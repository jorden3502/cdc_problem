==> flow/design.v <==
module  Master_pclk(
    input  PCLK,
    input  RESETn_pclk, 
    input  [2:0]CMD,
    input  [9:0]ADDR,
    input  [9:0]WDATA,
    input  ABORT,
    input  [9:0]RDATA_sclk,
    output reg READY_pclk,
    output reg [9:0]RDATA_pclk,      
    output reg RESP_pclk,
    output reg [2:0]CMD_REG_pclk,
    output reg [9:0]ADDR_REG_pclk,
    output reg [9:0]WDATA_REG_pclk,
    output reg ABORT_REG_pclk,
    output reg req_pclk, ack_pclk,   
    input  req_sclk, ack_sclk
);
parameter IDLE = 3'd0, READ = 3'd1, WRITE = 3'd2, ROW_WRITE = 3'd3, 
          ERASE = 3'd4, MASS_ERASE = 3'd5;
reg [2:0]CMD_pclk;  
reg data_transfer_pclk;          
reg [2:0]state, n_state;
reg ack_sample1_pclk, ack_sample2_pclk, ack_sample3_pclk;
reg ack_sample_pulse_pclk;
always @(*) begin
	ack_sample_pulse_pclk = ack_sample3_pclk && ~ack_sample2_pclk;
end
always @(posedge PCLK) begin
    if (~RESETn_pclk) begin
        CMD_REG_pclk <= IDLE;   
        READY_pclk <= 1'b1;
        req_pclk <= 1'b0;
        ack_pclk <= 1'b0;
    end
    else begin
        if (READY_pclk) begin
            if (CMD_pclk != IDLE) begin
            	req_pclk <= 1'b1;
            	READY_pclk <= 1'b0;
            	CMD_REG_pclk <= CMD_pclk;   
            end
            else begin
            	req_pclk <= 1'b0;
            	READY_pclk <= 1'b1;
            	CMD_REG_pclk <= CMD_REG_pclk;   
            end
        end
        else if (ack_sample_pulse_pclk && ~READY_pclk) begin
 						READY_pclk <= 1'b1;
        end
        else begin
            CMD_REG_pclk <= CMD_REG_pclk; 
            READY_pclk <= READY_pclk;
        end
        if (req_pclk && ack_sample2_pclk) begin
        	req_pclk <= 1'b0;
        end
    end
end
always @(posedge PCLK) begin    
	if (~RESETn_pclk) begin
		CMD_pclk <= 0;
    ack_sample1_pclk <= 0;
    ack_sample2_pclk <= 0;
	end
	else begin
		CMD_pclk <= CMD;
    ack_sample1_pclk <= ack_sclk;
    ack_sample2_pclk <= ack_sample1_pclk;
    ack_sample3_pclk <= ack_sample2_pclk;
	end
end
endmodule
module  Slave_sclk(
    input  SCLK,
    input RESETn_sclk,
    input  [2:0]CMD_REG_pclk,
    input  [9:0]ADDR_REG_pclk,
    input  [9:0]WDATA_REG_pclk,
    input  ABORT_REG_pclk,
    output reg [9:0]RDATA_sclk,
    output reg req_sclk, ack_sclk,    
    input  req_pclk, ack_pclk  
);
parameter IDLE = 3'd0, READ = 3'd1, WRITE = 3'd2, ROW_WRITE = 3'd3, 
          ERASE = 3'd4, MASS_ERASE = 3'd5;
reg req_sample1_sclk, req_sample2_sclk , req_sample3_sclk;
reg data_transfer_sclk;
reg busy_sclk;
reg [3:0]busy_cnt_sclk;
reg req_sample_pulse_sclk;
reg [2 :0] CMD_REG_sclk, ADDR_REG_sclk, WDATA_REG_sclk;
always @(*) begin
	req_sample_pulse_sclk = req_sample2_sclk && ~req_sample3_sclk;
end
always @(posedge SCLK) begin    
	if (~RESETn_sclk) begin
		ack_sclk <= 0;
		data_transfer_sclk <= 0;
		CMD_REG_sclk <= IDLE;
		busy_sclk <= 0;
		busy_cnt_sclk <= 0;
	end
	else begin		
			if (req_sample_pulse_sclk) begin
				data_transfer_sclk <= 1'b1;
				CMD_REG_sclk <= CMD_REG_pclk;
				busy_sclk <= 1'b1;
			end
			if (data_transfer_sclk) begin
				data_transfer_sclk <= 0;
			end
			if (busy_cnt_sclk == 2) begin    
				busy_cnt_sclk <= 0;
				busy_sclk <= 1'b0;
				ack_sclk <= 1'b1;
			end
			else if (busy_sclk) begin
				busy_cnt_sclk <= busy_cnt_sclk + 1;
				busy_sclk <= 1'b1;
				ack_sclk <= 1'b0;
			end
			if (ack_sclk == 1 && ~req_sample2_sclk) begin
				ack_sclk <= 1'b0;
			end
	end
end
always @(posedge SCLK) begin
	if (~RESETn_sclk) begin
		req_sample1_sclk <= 0;
		req_sample2_sclk <= 0;
		req_sample3_sclk <= 0;
	end
	else begin
		req_sample1_sclk <= req_pclk;
		req_sample2_sclk <= req_sample1_sclk;
		req_sample3_sclk <= req_sample2_sclk;    
	end
end
endmodule
From RTL to reports: Slave_sclk
Tool output for the design above, in the order of the flow.
Lines are those of the file above, counted from 1.
Library cell names are shortened.
A cell with - has no value.
- top: Slave_sclk
- clock input: SCLK
- standard-cell library: sky130hd
- timing corner: tt_025C_1v80

Word-level counts
Source: Yosys, flattened and elaborated, memories not mapped. Widths are those after wreduce. Registers that Yosys merges into a memory's read port (data or address) are not register bits. Print and check cells do not count. Equal cells are merged and count once.
- noted reduce/logical cells: 5
- muxes and demuxes: 4
- $add $sub $neg at 1
- bitwise gates (word level): 3
- equality and inequality tests: 1
- operators by type and width (kind ; count):
    2-bit OR reduction ; 2
    4-bit by 1-bit adder with 4-bit output (second input constant) ; 1
    4-bit by 2-bit equality test with 1-bit output (second input constant) ; 1
    1-bit two-way mux ; 4
    1-bit NOT ; 3
    1-bit logical AND ; 2
    2-bit nonzero test ; 1
- register bits at 9
- word-level cells: 20

Logic depth
Longest topological path by Yosys (ltp), each cell counted once; first at word level (registers and memories cut), then after technology mapping (sequential cells cut; the memories' decode and read muxes count).
- noted depth after elaboration: 4
- ABC_AREA: 1
- mapped depth at 5
- gate-level depth less buffers at 5

Synthesis result
The flow's flattened synthesis, as Yosys stat reports it; memories are mapped. The netlist is that of the ABC_AREA named above (0 if unset); the other value can give another one.
- noted cell count: 59
- cell area after synthesis: 442.9 µm²
- noted mapped flip-flops: 9
- buffers at 11
- cells by type (cell ; count ; area in all (µm²)):
    dfxtp_1 ; 9 ; 180.173
    buf_4 ; 11 ; 82.579
    nand2_1 ; 14 ; 52.55
    inv_1 ; 8 ; 30.029
    ha_1 ; 2 ; 25.024
    a21oi_1 ; 3 ; 15.014
    nor2_1 ; 4 ; 15.014
    nand3_1 ; 2 ; 10.01
    a21oi_2 ; 1 ; 8.758
    or2_1 ; 1 ; 6.256
    o21ai_0 ; 1 ; 5.005
    o21ai_1 ; 1 ; 5.005
    conb_1 ; 1 ; 3.754
    inv_2 ; 1 ; 3.754

Worst setup path after synthesis
OpenSTA on the mapped netlist: ideal clock, no wires. The path of least setup slack (recovery checks aside). Input and output delay are each 20% of the period. Register names are those of the netlist, which keeps one name where synthesis merged equal registers.
- path kind: reg-to-reg
- start point: reg busy_cnt_sclk[0]
- end point: reg busy_cnt_sclk[1]
- noted arrival: 991 ps
- period: 1570 ps
- noted launch time at the first pin: 0 ps
- slack at 513 ps
- noted stages: 5
- path delay at 1057 ps
- noted required time: 1504 ps
- synthesis period reached at 1057 ps
"path delay" is the arrival time less input delay plus setup time.
"stages": output pins that drive a net of the path, with the launching flip-flop's if there is one; two outputs of one cell count as two.
"synthesis period reached" is the clock period less the worst setup slack; recovery checks do not enter. This is arithmetic on one report: input and output delays are still those of the set period (20% each).
The rows between start and end are the longest chain of elaborated cells between them; the timing report does not say that the signal goes this way. Where chains are equally long, one stands for them.
A line is the first line of the expression or statement that the cell stems from. Yosys adds cells for indexed reads and writes and turns some case tables into memories.
A register here has more assigning lines than the two given.
- path through: dfxtp_1 > inv_1 > ha_1 > or2_1 > a21oi_2
- length of the longest elaborated chain at 2
- elaborated cells between the ends (all ways) at 3
- noted RTL lines with such cells: 2
- those cells by class: add/sub: 1; eq/ne: 1; reduce/logical: 1
- ends and longest elaborated chain, after synthesis (item ; RTL line ; text):
    start, declared ; 91 ; reg [3:0]busy_cnt_sclk;
    start, assigned ; 103 ; busy_cnt_sclk <= 0;
    start, assigned ; 120 ; busy_cnt_sclk <= busy_cnt_sclk + 1;
    4-bit by 2-bit equality test with 1-bit output ; 114 ; if (busy_cnt_sclk == 2) begin
    2-bit OR reduction ; - ;
    end, assigned ; 115 ; busy_cnt_sclk <= 0;
    end, assigned ; 120 ;
    end, declared ; 91 ;

Timing after layout
From the final timing report of flow run 1: the path of least setup slack in the routed layout; clock arrival at registers is part of the times.
The path's times are printed in steps of 10 ps; the period is the one set.
- path kind: reg-to-reg
- start point: reg busy_cnt_sclk[0]
- end point: reg busy_cnt_sclk[1]
- noted launch time at the first pin: 250 ps
- noted stages: 5
- period: 1440 ps
- noted required time: 1630 ps
- noted arrival: 1240 ps
- slack at 400 ps
The rows between start and end are the longest chain of elaborated cells between them; the timing report does not say that the signal goes this way. Where chains are equally long, one stands for them.
A register here has more assigning lines than the two given.
- path through: dfxtp_2 > inv_1 > ha_1 > or2_1 > a21oi_2
- length of the longest elaborated chain at 2
- elaborated cells between the ends (all ways) at 3
- noted RTL lines with such cells: 2
- those cells by class: add/sub: 1; eq/ne: 1; reduce/logical: 1
- ends and longest elaborated chain, post-layout (item ; RTL line ; text):
    start, declared ; 91 ; reg [3:0]busy_cnt_sclk;
    start, assigned ; 103 ; busy_cnt_sclk <= 0;
    start, assigned ; 120 ; busy_cnt_sclk <= busy_cnt_sclk + 1;
    4-bit by 2-bit equality test with 1-bit output ; 114 ; if (busy_cnt_sclk == 2) begin
    2-bit OR reduction ; - ;
    end, assigned ; 115 ; busy_cnt_sclk <= 0;
    end, assigned ; 120 ;
    end, declared ; 91 ;

Wiki page: Slave_sclk / flow data

Top module Slave_sclk; platform sky130hd; tools Yosys and OpenROAD; 2 stored runs in no particular order. Input and output delays are each 20% of the period that was set; the output load is 0.01 pF.
"total power of the final layout" is the tool's figure for a default switching activity; nothing was simulated.

Flow run 1
Settings were period_ns = 1.44; CORE_UTILIZATION = 29; SETUP_SLACK_MARGIN = 0.36; PLACE_DENSITY_LB_ADDON = 0.09; CORE_ASPECT_RATIO = 0.68; ABC_AREA = 1; GPL_ROUTABILITY_DRIVEN = 0; CTS_CLUSTER_DIAMETER = 342; CAP_MARGIN = 30; SLEW_MARGIN = 20; MAX_ROUTING_LAYER = met4; CORE_MARGIN = 2
- mapped cell area after synthesis: 442.9 µm²
- total die area at 1861.6 µm²
- noted the standard-cell area after routing: 493.0 µm²
- worst setup slack after layout: 396 ps
- total negative slack at 0 ps
- noted the total power of the final layout: 491.5 µW

Flow run 2
Settings were period_ns = 0.912; CORE_UTILIZATION = 66; PLACE_DENSITY_LB_ADDON = 0.19; CORE_ASPECT_RATIO = 0.86; GPL_TIMING_DRIVEN = 0; CTS_CLUSTER_SIZE = 11; CAP_MARGIN = 5; SLEW_MARGIN = 35; MAX_ROUTING_LAYER = met4; CORE_MARGIN = 2
- unfinished; error PDN-0185 in floorplanning
